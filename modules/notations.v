==> flow/design.v <==
`timescale 1ns/100ps
module button_handler_up
#(
	parameter INVERT = 1
)
(
	input	wire	clock,
	input	wire	button_signal,
	output	wire	button_flag
);
reg [0:0] temp_1;
reg [0:0] temp_2;
always @(posedge clock)
begin
	temp_1 <= button_signal ^ INVERT;
	temp_2 <= temp_1; 
end
	assign button_flag = temp_2 & (~temp_1);
endmodule
module button_handler_down
#(
	parameter INVERT = 1
)
(
	input	[0:0]	clock,
	input	[0:0]	button_signal,
	output	[0:0]	button_flag
);
reg [0:0] temp_1;
reg [0:0] temp_2;
always @(posedge clock)
begin
	temp_1 <= button_signal ^ INVERT;
	temp_2 <= temp_1; 
end
	assign button_flag = (~temp_2) & temp_1;
endmodule
`timescale 1ns/100ps
module hex2digit_hex
#(
	parameter INVERT = 1
)
(
	input	wire	[3:0]	hex,
	output	wire	[6:0]	digit
);
	wire [6:0] temp;
	assign temp =  ({7{hex == 4'h0}} & 7'b1000000 |
					{7{hex == 4'h1}} & 7'b1111001 |
					{7{hex == 4'h2}} & 7'b0100100 |
					{7{hex == 4'h3}} & 7'b0110000 |
					{7{hex == 4'h4}} & 7'b0011001 |
					{7{hex == 4'h5}} & 7'b0010010 |
					{7{hex == 4'h6}} & 7'b0000010 |
					{7{hex == 4'h7}} & 7'b1111000 |
					{7{hex == 4'h8}} & 7'b0000000 |
					{7{hex == 4'h9}} & 7'b0010000 |
					{7{hex == 4'hA}} & 7'b0001000 |
					{7{hex == 4'hB}} & 7'b0000011 | 
					{7{hex == 4'hC}} & 7'b1000110 |
					{7{hex == 4'hD}} & 7'b0100001 | 
					{7{hex == 4'hE}} & 7'b0000110 |
					{7{hex == 4'hF}} & 7'b0001110);
	assign digit = (INVERT) ? temp : ~temp;
endmodule
module hex22digit_hex
#(
	parameter INVERT = 1
)
(
	input	wire	[7:0]	hex,
	output	wire	[6:0]	digit_0,
	output	wire	[6:0]	digit_1
);
hex2digit_hex 
#(
	.INVERT(INVERT)
) h_digit_0
(
	.hex(hex[3:0]),
	.digit(digit_0)
);
hex2digit_hex 
#(
	.INVERT(INVERT)
) h_digit_1
(
	.hex(hex[7:4]),
	.digit(digit_1)
);
endmodule
module hex2digit_dec
#(
	parameter INVERT = 1
)
(
	input	wire	[3:0]	hex,
	output	wire	[6:0]	digit
);
	wire [6:0] temp;
	assign temp =  ({7{hex == 4'd0}} & 7'b1000000 |
					{7{hex == 4'd1}} & 7'b1111001 |
					{7{hex == 4'd2}} & 7'b0100100 |
					{7{hex == 4'd3}} & 7'b0110000 |
					{7{hex == 4'd4}} & 7'b0011001 |
					{7{hex == 4'd5}} & 7'b0010010 |
					{7{hex == 4'd6}} & 7'b0000010 |
					{7{hex == 4'd7}} & 7'b1111000 |
					{7{hex == 4'd8}} & 7'b0000000 |
					{7{hex == 4'd9}} & 7'b0010000);
	assign digit = (INVERT) ? temp : ~temp;
endmodule
module hex22digit_dec
#(
	parameter INVERT = 1
)
(
	input	wire	[7:0]	hex,
	output	wire	[6:0]	digit_0,
	output	wire	[6:0]	digit_1
);
hex2digit_dec
#(
	.INVERT(INVERT)
) d_digit_0
(
	.hex(hex[3:0]),
	.digit(digit_0)
);
hex2digit_dec
#(
	.INVERT(INVERT)
) d_digit_1
(
	.hex(hex[7:4]),
	.digit(digit_1)
);
endmodule
`timescale 1ns/100ps
module notations
(
	input	wire	clock,
	input	wire	reset,
	input	wire	calculate,
	input	wire	[7:0]	switchers,
	output	wire	overload,
	output	wire	[13:0]	dec_digits,
	output	wire	[13:0]	hex_digits,
	output	wire	[7:0]	led
);
wire flag;
reg [20:0] temp;
reg [7:0] display;
assign led = switchers;
assign overload = temp[20];
always @(posedge clock)
begin
	if (!reset)
	begin
		temp[20:0] <= 21'b0;
		display[7:0] <= 8'b0;
	end
	else
	begin
		if (flag)
		begin
			temp[7:0] <= switchers;
			display[7:0] <= switchers;
		end
		else
		begin
			if (temp[19:16] > 4'b0) temp[20] <= 1'b1;
			else 					temp[20] <= 1'b0;
			if (temp[7:0] != 8'b0) 
			begin
				if (temp[11:8] >= 4'b0101) temp[11:8] <= temp[11:8] + 4'b0011;
				if (temp[15:12] >= 4'b0101) temp[15:12] <= temp[15:12] + 4'b0011;
				if (temp[19:16] >= 4'b0101) temp[19:16] <= temp[19:16] + 4'b0011;
				temp[19:0] <= {temp[18:0], 1'b0};
			end
		end
	end
end
hex22digit_hex show_hex
(
	.hex(display),
	.digit_0(hex_digits[13:7]),
	.digit_1(hex_digits[6:0])
);
hex22digit_dec show_dec
(
	.hex(temp[15:8]),
	.digit_0(dec_digits[13:7]),
	.digit_1(dec_digits[6:0])
);
button_handler_down calculation
(
	.clock(clock),
	.button_signal(calculate),
	.button_flag(flag)
);
endmodule
# Tool chain data of notations

The steps from the RTL of notations to its reports follow in flow order.
Line numbers count from 1 in the design file above.
Operators: Yosys type, input widths -> output width; for muxes data width and select width s.
Cell names lack the library's common part.
A cell with - has no value.

Top module: notations
Clock: clock
Standard-cell library: sky130hd
Timing corner: tt_025C_1v80

# Elaborated design

Counts by Yosys on the flattened word-level netlist (proc, flatten, opt, wreduce; memories kept). Register bits leave out memories and registers merged into their read ports (data or address). Print and check cells are left out. Cells with the same type and inputs are merged into one.

Magnitude comparators: 1
Mux-type cells: 3
Reduce/logical cells: 7
Bitwise logic cells: 48
Equal/unequal tests: 44

Operators with widths:

| kind               | number |
| $or 7x5->7         | 12 |
| $or 7x6->7         | 10 |
| $or 7x7->7         | 10 |
| $eq 4x3->1 const B | 16 |
| $eq 4x4->1 const B | 16 |
| $or 7x2->7         | 6 |
| $eq 4x2->1 const B | 8 |
| $or 7x4->7         | 4 |
| $eq 4x1->1 const B | 4 |
| $logic_not 4->1    | 4 |
| $mux 8             | 2 |
| $or 7x3->7         | 2 |
| $reduce_bool 8->1  | 1 |
| $gt 4x1->1 const B | 1 |
| $not 1->1          | 3 |
| $reduce_and 2->1   | 1 |
| $reduce_bool 2->1  | 1 |
| $and 1x1->1        | 1 |
| $mux 1             | 1 |

Register bits: 31
Output and inout port bits: 37
Cells after elaboration: 109
Input bits: 11

# Longest topological paths

Depth = most cells in a row (Yosys ltp): at word level without a register or memory, in the mapped netlist without a sequential cell, where the memories' decode and read muxes count.

Depth in word-level cells: 15
ABC_AREA: 0
Depth in mapped cells: 5
Mapped depth without buffers: 3

# Mapped cells and area

Source: synth_stat.txt of the flow (Yosys; design flattened, memories mapped). It holds for the ABC_AREA given above (unset counts as 0); a run with the other value may have another netlist.
The area totals of this step are shown rounded.

Cell count: 231
Buffers: 30
Mapped flip-flops: 31
Synthesis area: 1790 sq um
Sequential part of the area: 621 sq um

Cell types:

| type     | number | area in all (sq um) |
| dfxtp_1  | 31     | 620.595 |
| nand2_1  | 45     | 168.912 |
| mux2i_1  | 12     | 120.115 |
| a21boi_1 | 15     | 112.608 |
| a21oi_1  | 16     | 80.077 |
| nand2b_1 | 10     | 62.56 |
| buf_4    | 8      | 60.058 |
| xnor2_1  | 6      | 52.55 |
| buf_2    | 9      | 45.043 |
| clkbuf_1 | 11     | 41.29 |
| nor3_1   | 8      | 40.038 |
| o21ai_0  | 7      | 35.034 |
| nand3_1  | 5      | 25.024 |
| o21ai_1  | 5      | 25.024 |
| nor3b_1  | 3      | 22.522 |
| nor4_4   | 1      | 21.27 |
| inv_1    | 5      | 18.768 |
| nor2b_1  | 3      | 18.768 |

Not listed: further types 23, cells in them 31.
The figures by module come from a second, unflattened synthesis with its own total; it is not the netlist above.

Cells (unflattened synthesis): 216
Area total of the unflattened synthesis: 1880 sq um

Each row is one instance without its submodules.

By module:

| module                    | times used | area (sq um) | sequential area (sq um) | cells |
| notations                 | 1          | 1150         | 581                     | 116 |
| hex2digit_hex #(INVERT=1) | 2          | 191          | 0.0                     | 28 |
| hex2digit_dec #(INVERT=1) | 2          | 141          | 0.0                     | 20 |
| button_handler_down       | 1          | 57.6         | 40.0                    | 4 |
| hex22digit_dec            | 1          | 0.0          | 0.0                     | 0 |
| hex22digit_hex            | 1          | 0.0          | 0.0                     | 0 |

# Timing after synthesis

Source: OpenSTA report_checks on the synthesized netlist (no wires, ideal clock, input and output delay 20% of the period each), path of least setup slack; recovery checks are left aside. Register names are those of the netlist, which keeps one name where synthesis merged equal registers.

Path kind: reg-to-output
Start point: register display[0]
End point: output hex_digits[13]
Data arrival time: 1102 ps
Output delay: 556 ps
Setup slack: 1122 ps
Buffers on the path: 1
Stages on the path: 5
Data required time: 2224 ps
Delay of the path: 1102 ps
Launch time at the first pin: 0 ps
Clock period: 2780 ps
Synthesis period reached: 1658 ps

"delay of the path" = arrival - input delay + setup time.
A path that ends at an output port has no setup time.
"stages on the path": output pins that drive a net of the path, with the launching flip-flop's if there is one; two outputs of one cell count as two.
"synthesis period reached" is the clock period less the worst setup slack; recovery checks do not enter. This is arithmetic on one report: input and output delays are still those of the set period (20% each).
The rows between start and end are the longest chain of elaborated cells between them; the timing report does not say that the signal goes this way. Where chains are equally long, one stands for them.
Each line given opens the expression or statement behind the cell; cells for indexed reads and writes are added by Yosys, which also makes memories of some case tables.

Path through: dfxtp_1 -> buf_2 -> nand2b_1 -> mux2_2 -> o22ai_1
Cells in the longest elaborated chain: 15
Elaborated cells on any way between the ends: 18
RTL lines with such cells: 4
Classes of those cells: eq/ne (3); logic (14); reduce/logical (1)

RTL lines, path post-synthesis:

| element                 | line | RTL |
| start: declaration      | 153  | `reg [7:0] display;` |
| start: assignment       | 161  | `display[7:0] <= 8'b0;` |
| start: assignment       | 168  | `display[7:0] <= switchers;` |
| $logic_not 4->1         | 48   | `assign temp = ({7{hex == 4'h0}} & 7'b1000000 \|` |
| $or 7x7->7              | 48   |  |
| $or 7x6->7 (2 in a row) | 48   |  |
| $or 7x5->7 (2 in a row) | 48   |  |
| $or 7x2->7              | 48   |  |
| $or 7x7->7              | 48   |  |
| $or 7x5->7              | 48   |  |
| $or 7x4->7              | 48   |  |
| $or 7x2->7              | 48   |  |
| $or 7x7->7              | 48   |  |
| $or 7x6->7              | 48   |  |
| $or 7x3->7              | 48   |  |
| $or 7x4->7              | 48   |  |
| end: declaration        | 148  | `output wire [13:0] hex_digits,` |

# Path in the finished layout

From the final timing report of job 2: the path of least setup slack in the routed layout; clock arrival at registers is part of the times.
The report prints the path's times to 10 ps; the period is as set.

Path kind: reg-to-output
Start point: register display[0]
End point: output hex_digits[13]
Data arrival time: 1480 ps
Output delay: 460 ps
Clock period: 2310 ps
Setup slack: 370 ps
Buffers on the path: 1
Data required time: 1850 ps
Stages on the path: 5
Launch time at the first pin: 330 ps

The rows between start and end are the longest chain of elaborated cells between them; the timing report does not say that the signal goes this way. Where chains are equally long, one stands for them.

Path through: dfxtp_4 -> nand2b_4 -> mux2_2 -> o22ai_1 -> buf_2
Cells in the longest elaborated chain: 15
Elaborated cells on any way between the ends: 18
RTL lines with such cells: 4
Classes of those cells: eq/ne (3); logic (14); reduce/logical (1)

RTL lines, path post-layout:

| element                 | line | RTL |
| start: declaration      | 153  | `reg [7:0] display;` |
| start: assignment       | 161  | `display[7:0] <= 8'b0;` |
| start: assignment       | 168  | `display[7:0] <= switchers;` |
| $logic_not 4->1         | 48   | `assign temp = ({7{hex == 4'h0}} & 7'b1000000 \|` |
| $or 7x7->7              | 48   |  |
| $or 7x6->7 (2 in a row) | 48   |  |
| $or 7x5->7 (2 in a row) | 48   |  |
| $or 7x2->7              | 48   |  |
| $or 7x7->7              | 48   |  |
| $or 7x5->7              | 48   |  |
| $or 7x4->7              | 48   |  |
| $or 7x2->7              | 48   |  |
| $or 7x7->7              | 48   |  |
| $or 7x6->7              | 48   |  |
| $or 7x3->7              | 48   |  |
| $or 7x4->7              | 48   |  |
| end: declaration        | 148  | `output wire [13:0] hex_digits,` |

Record of 2 stored runs of the RTL-to-layout flow on notations, platform sky130hd. The runs are unordered. Constraints: input delay and output delay 20% of the set period each, output load 0.01 pF.
"period reached" = clock period - worst setup slack. The figure is calculated, with input and output delays left at 20% of the set period.
Results are given in rounded form.

## Job 1

==> flow/run.sh <==
#!/bin/bash
# the make line also repeats the synthesis and layout settings of config.mk as NAME=value (left out here)
make -C /OpenROAD-flow-scripts/flow DESIGN_CONFIG=/design/flow/config.mk WORK_HOME=/design/flow/orfs CLKGATE_MAP_FILE= finish
==> flow/config.mk <==
export PLATFORM = sky130hd
export DESIGN_NAME = notations
export DESIGN_NICKNAME = notations
export VERILOG_FILES = /design/flow/design.v
export SDC_FILE = /design/flow/constraint.sdc
export NUM_CORES = 4
export LEC_CHECK = 0
export CAP_MARGIN = 25
export CORE_ASPECT_RATIO = 1.71
export CORE_MARGIN = 2
export CORE_UTILIZATION = 72
export GPL_TIMING_DRIVEN = 0
export HOLD_SLACK_MARGIN = 0.25
export MAX_ROUTING_LAYER = met5
export PLACE_DENSITY_LB_ADDON = 0.04
export SLEW_MARGIN = 20
==> flow/constraint.sdc <==
create_clock -name core_clock -period 1.68 [get_ports {clock}]
set_input_delay 0.3360 -clock core_clock [delete_from_list [all_inputs] [get_ports {clock}]]
set_output_delay 0.3360 -clock core_clock [all_outputs]
set_load 0.01 [all_outputs]

Job 1: no results, placement failed with FLW-0024

## Job 2

==> flow/run.sh <==
#!/bin/bash
# the make line also repeats the synthesis and layout settings of config.mk as NAME=value (left out here)
make -C /OpenROAD-flow-scripts/flow DESIGN_CONFIG=/design/flow/config.mk WORK_HOME=/design/flow/orfs CLKGATE_MAP_FILE= finish
==> flow/config.mk <==
export PLATFORM = sky130hd
export DESIGN_NAME = notations
export DESIGN_NICKNAME = notations
export VERILOG_FILES = /design/flow/design.v
export SDC_FILE = /design/flow/constraint.sdc
export NUM_CORES = 4
export LEC_CHECK = 0
export CAP_MARGIN = 20
export CORE_MARGIN = 2
export CORE_UTILIZATION = 60
export CTS_CLUSTER_SIZE = 84
export HOLD_SLACK_MARGIN = -0.1
export PLACE_DENSITY_LB_ADDON = 0.04
export SETUP_SLACK_MARGIN = 0.52
export SLEW_MARGIN = 25
==> flow/constraint.sdc <==
create_clock -name core_clock -period 2.31 [get_ports {clock}]
set_input_delay 0.4620 -clock core_clock [delete_from_list [all_inputs] [get_ports {clock}]]
set_output_delay 0.4620 -clock core_clock [all_outputs]
set_load 0.01 [all_outputs]

| result of job 2 | value |
|---|---|
| post-synthesis cell area | 1790 sq um |
| area inside the die boundary | 3440 sq um |
| standard-cell area after layout | 2510 sq um |
| utilization after layout | 0.895 |
| lowest setup slack | 368 ps |
| total negative slack | 0 ps |
| worst hold slack after layout | 371 ps |
| period reached | 1942 ps |
